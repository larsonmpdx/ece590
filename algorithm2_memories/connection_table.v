==> flow/design.v <==
`timescale 1ns / 1ps
module connection_table(CLK, IN, node_A, node_B, write_enable, chip_select, OUT);
parameter DATA_WIDTH = 6;
parameter NODE_ADDRESS_SIZE = 4;
parameter ARRAY_LENGTH = 1 << (NODE_ADDRESS_SIZE * 2);
reg [DATA_WIDTH-1:0] connections[0:ARRAY_LENGTH-1];  
input CLK;
input [DATA_WIDTH-1:0] IN;
input [NODE_ADDRESS_SIZE-1:0] node_A;
input [NODE_ADDRESS_SIZE-1:0] node_B;
input write_enable;
input chip_select;
output reg [DATA_WIDTH-1:0] OUT;
always @(posedge CLK)
	begin : READ
	  if ( write_enable && chip_select ) begin
		 connections[{node_A, node_B}] = IN;
	  end
	end
always @(posedge CLK)
	begin : WRITE
	  if ( !write_enable && chip_select ) begin
		 OUT = connections[{node_A, node_B}];
	  end
	end
endmodule
From RTL to reports: connection_table
Tool output for the design above, in the order of the flow.
Line numbers count from 1 in the design file above.
Operators: Yosys type, input widths -> output width; for muxes data width and select width s.
A cell with - has no value.
- top module: connection_table
- clock port: CLK
- library: sky130hd
- timing corner: tt_025C_1v80

After elaboration
Source: Yosys, flattened and elaborated, memories not mapped. Widths are those after wreduce; folded enables and synchronous resets count as part of the registers. Registers that Yosys merges into a memory's read port (data or address) are not register bits. Print and check cells do not count. Equal cells are merged and count once.
Yosys's memory passes give these memory sizes; they may raise the number of words (mostly to a power of two), join words into wider ones and drop unused or constant bits.
- memories at 1
- memory bits (writable): 1536
- input port bits at 17
- word width x clocked read ports: 6
- noted elaborated cells: 7
- register bits at 0
- memories (memory ; words ; width ; read ports ; write ports ; RTL line ; text):
    connections ; 256 ; 6 ; 1 ; 1 ; 6 ; reg [DATA_WIDTH-1:0] connections[0:ARRAY_LENGTH-1];
- multiplexer cells at 3
- reduce/logical cells: 3
- operators with widths (cell ; number):
    $mux 8 ; 1
    $mux 6 ; 1
    $logic_and 1x1->1 ; 2
    $logic_not 1->1 ; 1
    $mux 1 ; 1

Depth
Depth = most cells in a row (Yosys ltp): at word level without a register or memory, in the mapped netlist without a sequential cell, where the memories' decode and read muxes count.
- word-level depth at 2
- noted ABC_AREA: 1
- gate-level depth with buffers at 16
- gate-level depth less buffers at 13

After synthesis
Source: synth_stat.txt of the flow (Yosys; design flattened, memories mapped). It holds for the ABC_AREA given above (unset counts as 0); a run with the other value may have another netlist.
Totals and module areas in this step are rounded.
- cell types (cell ; number ; area in all (um^2)):
    sky130_fd_sc_hd__edfxtp_1 ; 1542 ; 4.63E+04
    sky130_fd_sc_hd__nand2_1 ; 3076 ; 1.15E+04
    sky130_fd_sc_hd__nand3_1 ; 424 ; 2.12E+03
    sky130_fd_sc_hd__nor2_1 ; 324 ; 1.22E+03
    sky130_fd_sc_hd__buf_2 ; 177 ; 885.85
    sky130_fd_sc_hd__nand4_1 ; 108 ; 675.648
    sky130_fd_sc_hd__o21ai_1 ; 96 ; 480.461
    sky130_fd_sc_hd__buf_6 ; 35 ; 394.128
    sky130_fd_sc_hd__clkbuf_1 ; 103 ; 386.621
    sky130_fd_sc_hd__buf_1 ; 29 ; 108.854
    sky130_fd_sc_hd__buf_4 ; 7 ; 52.55
    sky130_fd_sc_hd__inv_1 ; 11 ; 41.29
    sky130_fd_sc_hd__inv_2 ; 4 ; 15.014
    sky130_fd_sc_hd__nor2_2 ; 1 ; 6.256
- buffers at 351
- mapped flip-flops: 1542
- synthesis area: 0.0642 mm^2
- noted mapped cells: 5937
- noted sequential area: 0.0463 mm^2

Path before layout
Source: OpenSTA report_checks on the synthesized netlist (no wires, ideal clock, input and output delay 20% of the period each), path of least setup slack; recovery checks are left aside. Register names are those of the netlist, which keeps one name where synthesis merged equal registers.
- path type: input to register
- start: in node_B[3]
- end: mem connections[96][0]
- noted arrival: 2.247 ns
- input delay at 0.818 ns
- driving pins on the path at 6
- clock period at 4.09 ns
- required time at 3.740 ns
- buffers on the path: 3
- noted time at the first pin: 0.818 ns
- noted library setup time: 0.350 ns
- noted setup slack: 1.494 ns
- delay of the path at 1.779 ns
- synthesis period reached: 2.596 ns
"delay of the path" = arrival - input delay + setup time.
"driving pins on the path": output pins that drive a net of the path, with the launching flip-flop's if there is one; two outputs of one cell count as two.
"synthesis period reached" is the clock period less the worst setup slack; recovery checks do not enter. This is arithmetic on one report: input and output delays are still those of the set period (20% each).
The rows between start and end are the longest chain of elaborated cells between them; the timing report does not say that the signal goes this way. Where chains are equally long, one stands for them.
A line is the first line of the expression or statement that the cell stems from. Yosys adds cells for indexed reads and writes and turns some case tables into memories.
- cell sequence: sky130_fd_sc_hd__clkbuf_1 sky130_fd_sc_hd__nor2_1 sky130_fd_sc_hd__buf_2 sky130_fd_sc_hd__nand4_1 sky130_fd_sc_hd__buf_2 sky130_fd_sc_hd__nor2_1
- noted cells in the longest elaborated chain: 1
- elaborated cells on any way between the ends: 1
- noted source lines of those cells: 1
- RTL lines, path post-synthesis (item ; RTL line ; text):
    from (decl) ; 10 ; input [NODE_ADDRESS_SIZE-1:0] node_B;
    $mux 8 ; 16 ; if ( write_enable && chip_select ) begin
    to (decl) ; 6 ; reg [DATA_WIDTH-1:0] connections[0:ARRAY_LENGTH-1];

Timing after layout
Path of least setup slack in the final report of record 2 (OpenROAD, finished layout, wires in). Where an end is a register, its clock arrival counts in the times.
- path type: register to output
- start: reg OUT[4]
- end: out OUT[4]
- external output delay: 0.58 ns
- noted setup slack: 0.30 ns
- required time at 2.31 ns
- noted time at the first pin: 0.82 ns
- driving pins on the path at 2
- buffers on the path: 1
- clock period at 2.89 ns
- noted arrival: 2.01 ns
- cell sequence: sky130_fd_sc_hd__edfxtp_1 sky130_fd_sc_hd__clkdlybuf4s50_1
- noted cells in the longest elaborated chain: 0
- elaborated cells on any way between the ends: 0
- noted source lines of those cells: 0
- RTL lines, path after layout (item ; RTL line ; text):
    from (decl) ; 13 ; output reg [DATA_WIDTH-1:0] OUT;
    to (decl) ; 13 ;

FLOW RESULTS
============

Flow measurements of connection_table on sky130hd: 2 stored runs with different settings, listed in no order. Input and output delays are each 20% of the period that was set; the output load is 0.01 pF.
By "period achieved" is meant the clock period of the run minus its worst setup slack. This is arithmetic on one report: input and output delays are still those of the set period (20% each).
"time on the worst setup path": the worst setup path's part of the clock period (all of it between registers, 20% less for each end at a port) less its slack. A launch clock that arrives late makes it longer, a capture clock that arrives late makes it shorter.
By "total power after layout" is meant OpenSTA's value without simulated activity: inputs other than the clock are taken to toggle once in ten clock periods, and the tool carries that through the logic.
Values from the reports are rounded here.

Record 1
Settings were period_ns = 4.71; CORE_UTILIZATION = 54; SETUP_SLACK_MARGIN = -0.4; PLACE_DENSITY_LB_ADDON = 0.11; CELL_PAD_IN_SITES_GLOBAL_PLACEMENT = 2; CELL_PAD_IN_SITES_DETAIL_PLACEMENT = 2; TNS_END_PERCENT = 20; ABC_AREA = 1; GPL_ROUTABILITY_DRIVEN = 0; CAP_MARGIN = 35; CORE_MARGIN = 2; SLEW_MARGIN = 20
- unfinished; error DPL-0033 in placement

Record 2
Settings were period_ns = 2.89; CORE_UTILIZATION = 28; SETUP_SLACK_MARGIN = -0.09; PLACE_DENSITY = 0.36; CORE_ASPECT_RATIO = 1.22; CELL_PAD_IN_SITES_DETAIL_PLACEMENT = 2; ABC_AREA = 1; GPL_TIMING_DRIVEN = 1; SLEW_MARGIN = 40; CAP_MARGIN = 20; CORE_MARGIN = 2
- Yosys chip area after synthesis: 0.0642 mm^2
- area inside the die boundary at 0.233 mm^2
- standard-cell area after layout: 0.0777 mm^2
- utilization after layout at 34.0 %
- setup slack of the worst path: 0.304 ns
- noted the total negative slack: 0.000 ns
- worst hold slack in the final report at 0.167 ns
- total power after layout: 49400 uW
- noted the period achieved: 2.586 ns
- time on the worst setup path at 2.01 ns
- critical path type: register to output
