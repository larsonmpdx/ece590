==> flow/design.v <==
module bin_counter (q,qbar,load,clk,reset);
	output [7 : 0] q;
	output [7: 0] qbar;
	input load,clk,reset;
	wire [5:0] temp;
		tflipflop ff1 (q[0],qbar[0],load, clk,reset);
		tflipflop ff2 (q[1],qbar[1],q[0], clk,reset);
		and (temp[0],q[0],q[1]);
		tflipflop ff3 (q[2],qbar[2],temp[0], clk,reset);
		and (temp[1],q[2],temp[0]);
		tflipflop ff4 (q[3],qbar[3],temp[1], clk,reset);
		and (temp[2],q[3],temp[1]);
		tflipflop ff5 (q[4],qbar[4],temp[2], clk,reset);
		and (temp[3],q[4],temp[2]);
		tflipflop ff6 (q[5],qbar[5],temp[3], clk,reset);
		and (temp[4],q[5],temp[3]);
		tflipflop ff7 (q[6],qbar[6],temp[4], clk,reset);
		and (temp[5],q[6],temp[4]);
		tflipflop ff8 (q[7],qbar[7],temp[5], clk,reset);
endmodule
module tflipflop (q,qbar,t,clk,reset);
	output q,qbar;
	input t,clk,reset;
	reg q,qbar;
		initial 
			begin 
				q = 1'b0;
				qbar = 1'b1;
			end
		always @ (posedge clk)
			if (reset)begin
				q = 1'b0;
				qbar = 1'b1;
			end
			else
				begin
				q = t^q;
				qbar = ~q;
			end
endmodule
Tool chain data of bin_counter --
Tool output for the design above, in the order of the flow. Line numbers count from 1 in the design file above. Operators: Yosys type, input widths -> output width; for muxes data width and select width s. Cell names lack the library's common part. A cell with - has no value.
Set-up: top module bin_counter, clock clk, standard-cell library sky130hd, timing corner tt_025C_1v80

Elaborated design --
Yosys after proc, flatten, opt, wreduce and memory -nomap, before mapping. Enables and synchronous resets that opt folds into registers are not counted as muxes. Memory bits, and registers merged into a memory's read port (data or address), are not among the register bits. Print and check cells are not counted. Equal cells are merged and count once.
Word-level totals: register bits after elaboration 16, latch bits 0, bits in writable memories 0, memory bits (read-only) 0, word width x clocked read ports 0, memory cells 0, output and inout bits 16
Cells by class: $add $sub $neg 0, $mul 0, div/mod/pow operators 0, magnitude comparators 0, equal/unequal tests 0, shift operators 0, multiplexer cells 0, bitwise logic cells 22, reduce/logical cells 0
Operators with widths (number):
- $xor 1x1->1 | 8
- $not 1->1 | 8
- $and 1x1->1 | 6

Depth --
Depth = most cells in a row (Yosys ltp): at word level without a register or memory, in the mapped netlist without a sequential cell, where the memories' decode and read muxes count.
Depth: depth in word-level cells 8, ABC_AREA 0, gate-level depth with buffers 8

Synthesis result --
The flow's flattened synthesis, as Yosys stat reports it; memories are mapped. The netlist is that of the ABC_AREA named above (0 if unset); the other value can give another one.
Cell types:
- dfxtp_1 | number 16, area in all 320.307 um^2
- buf_4 | number 16, area in all 120.115 um^2
- ha_1 | number 6, area in all 75.072 um^2
- and2b_2 | number 8, area in all 70.067 um^2
- inv_1 | number 6, area in all 22.522 um^2
- xor2_1 | number 2, area in all 17.517 um^2
- nand2b_1 | number 2, area in all 12.512 um^2
Synthesis totals: standard cells after synthesis 56, synthesis area 638.1 um^2, sequential part of the area 320.3 um^2, flip-flop cells 16, buffer cells 16
The figures by module come from a second, unflattened synthesis with its own total; it is not the netlist above.
Second synthesis, totals: cell total of the unflattened synthesis 46, area (unflattened synthesis) 555.5 um^2
Rows give one instance, submodules left out.
Modules:
- tflipflop | times used 8, cells 5, area 63.8 um^2, seq. area 40.0 um^2
- bin_counter | times used 1, cells 6, area 45.0 um^2, seq. area 0.0 um^2

Timing after synthesis --
Path of least setup slack by OpenSTA after synthesis, without wires, with an ideal clock, recovery checks aside; 20% of the period is set as input and as output delay. Where synthesis merged equal registers, the netlist keeps one of their names.
Path after synthesis: kind reg2reg, from register ff1.q, to register ff8.q, clock period 1710 ps, time at the first pin 0 ps, arrival time 1703 ps, setup slack -109 ps, delay of the path 1819 ps, stages on the path 9, path buffers 0, period reached after synthesis 1819 ps
"delay of the path" is the arrival time less input delay plus setup time. "stages on the path" counts driving pins, that of a launching flip-flop among them; a cell with two outputs on the path counts twice. "period reached after synthesis" is the clock period less the worst setup slack; recovery checks do not enter. This is arithmetic on one report: input and output delays are still those of the set period (20% each). The rows between start and end are the longest chain of elaborated cells between them; the timing report does not say that the signal goes this way. Where chains are equally long, one stands for them. Each line given opens the expression or statement behind the cell; cells for indexed reads and writes are added by Yosys, which also makes memories of some case tables.
Between the ends, after synthesis: cell sequence dfxtp_1 ha_1 ha_1 ha_1 ha_1 ha_1 ha_1 xor2_1 and2b_2, cells in the longest elaborated chain 7, elaborated cells on any way between the ends 7, source lines of those cells 7, those cells by class logic (7)
RTL lines, path after synthesis:
- from (decl) | line 22 | output q,qbar;
- from (assign) | line 32 | q = 1'b0;
- from (assign) | line 37 | q = t^q;
- $and 1x1->1 | line 8 | and (temp[0],q[0],q[1]);
- $and 1x1->1 | line 10 | and (temp[1],q[2],temp[0]);
- $and 1x1->1 | line 12 | and (temp[2],q[3],temp[1]);
- $and 1x1->1 | line 14 | and (temp[3],q[4],temp[2]);
- $and 1x1->1 | line 16 | and (temp[4],q[5],temp[3]);
- $and 1x1->1 | line 18 | and (temp[5],q[6],temp[4]);
- $xor 1x1->1 | line 37
- to (assign) | line 32
- to (assign) | line 37
- to (decl) | line 22

Timing after layout --
From the final timing report of run A: the path of least setup slack in the routed layout; clock arrival at registers is part of the times. The path's times are printed in steps of 10 ps; the period is the one set.
Path after layout: kind reg2reg, from register ff2.q, to register ff8.q, clock period 1660 ps, time at the first pin 290 ps, arrival time 1930 ps, setup slack -70 ps, stages on the path 9, path buffers 0
The rows between start and end are the longest chain of elaborated cells between them; the timing report does not say that the signal goes this way. Where chains are equally long, one stands for them.
Between the ends, after layout: cell sequence dfxtp_1 ha_4 ha_4 ha_4 ha_4 ha_4 ha_4 xor2_2 and2b_2, cells in the longest elaborated chain 7, elaborated cells on any way between the ends 7, source lines of those cells 7, those cells by class logic (7)
RTL lines, path after layout:
- from (decl) | line 22 | output q,qbar;
- from (assign) | line 32 | q = 1'b0;
- from (assign) | line 37 | q = t^q;
- $and 1x1->1 | line 8 | and (temp[0],q[0],q[1]);
- $and 1x1->1 | line 10 | and (temp[1],q[2],temp[0]);
- $and 1x1->1 | line 12 | and (temp[2],q[3],temp[1]);
- $and 1x1->1 | line 14 | and (temp[3],q[4],temp[2]);
- $and 1x1->1 | line 16 | and (temp[4],q[5],temp[3]);
- $and 1x1->1 | line 18 | and (temp[5],q[6],temp[4]);
- $xor 1x1->1 | line 37
- to (assign) | line 32
- to (assign) | line 37
- to (decl) | line 22

Record of 2 stored runs of the RTL-to-layout flow on bin_counter, platform sky130hd. The runs are unordered. Constraints: input delay and output delay 20% of the set period each, output load 0.01 pF.
"achieved clock period" is the run's clock period less its worst setup slack. It is reckoned from that one timing run; input and output delays stay at 20% of the period that was set.
"worst setup path time" is the time allowed to the run's worst setup path (the clock period less input and output delay, where it has them) less its slack. Clock arrival times count: a late capture clock shortens it, a late launch clock lengthens it.
"power" is the tool's figure for a default switching activity; nothing was simulated.
"worst setup path time" is known to 10 ps.
[run A] settings: period_ns=1.66, CORE_UTILIZATION=19, SETUP_SLACK_MARGIN=-0.16, PLACE_DENSITY_LB_ADDON=0.17, CORE_MARGIN=4, CELL_PAD_IN_SITES_DETAIL_PLACEMENT=2, CTS_CLUSTER_SIZE=86, CAP_MARGIN=20, SLEW_MARGIN=20
[run A] result: chip area after synthesis (Yosys) 638.1 um^2, die area 4349.4 um^2, standard-cell area of the final layout 882.1 um^2, utilization 28.2%, worst setup slack after layout -74 ps, total negative slack -74 ps, worst hold slack 557 ps, power 0.0006874 W, achieved clock period 1734 ps, worst setup path time 1730 ps, worst setup path kind reg2reg
[run B] settings: period_ns=2.18, CORE_UTILIZATION=38, SETUP_SLACK_MARGIN=0.35, PLACE_DENSITY_LB_ADDON=0.14, HOLD_SLACK_MARGIN=-0.07, CORE_ASPECT_RATIO=0.59, CORE_MARGIN=3, GPL_TIMING_DRIVEN=0, CTS_CLUSTER_SIZE=25, CAP_MARGIN=25, SLEW_MARGIN=20
[run B] result: did not finish, floorplanning stopped with PDN-0185
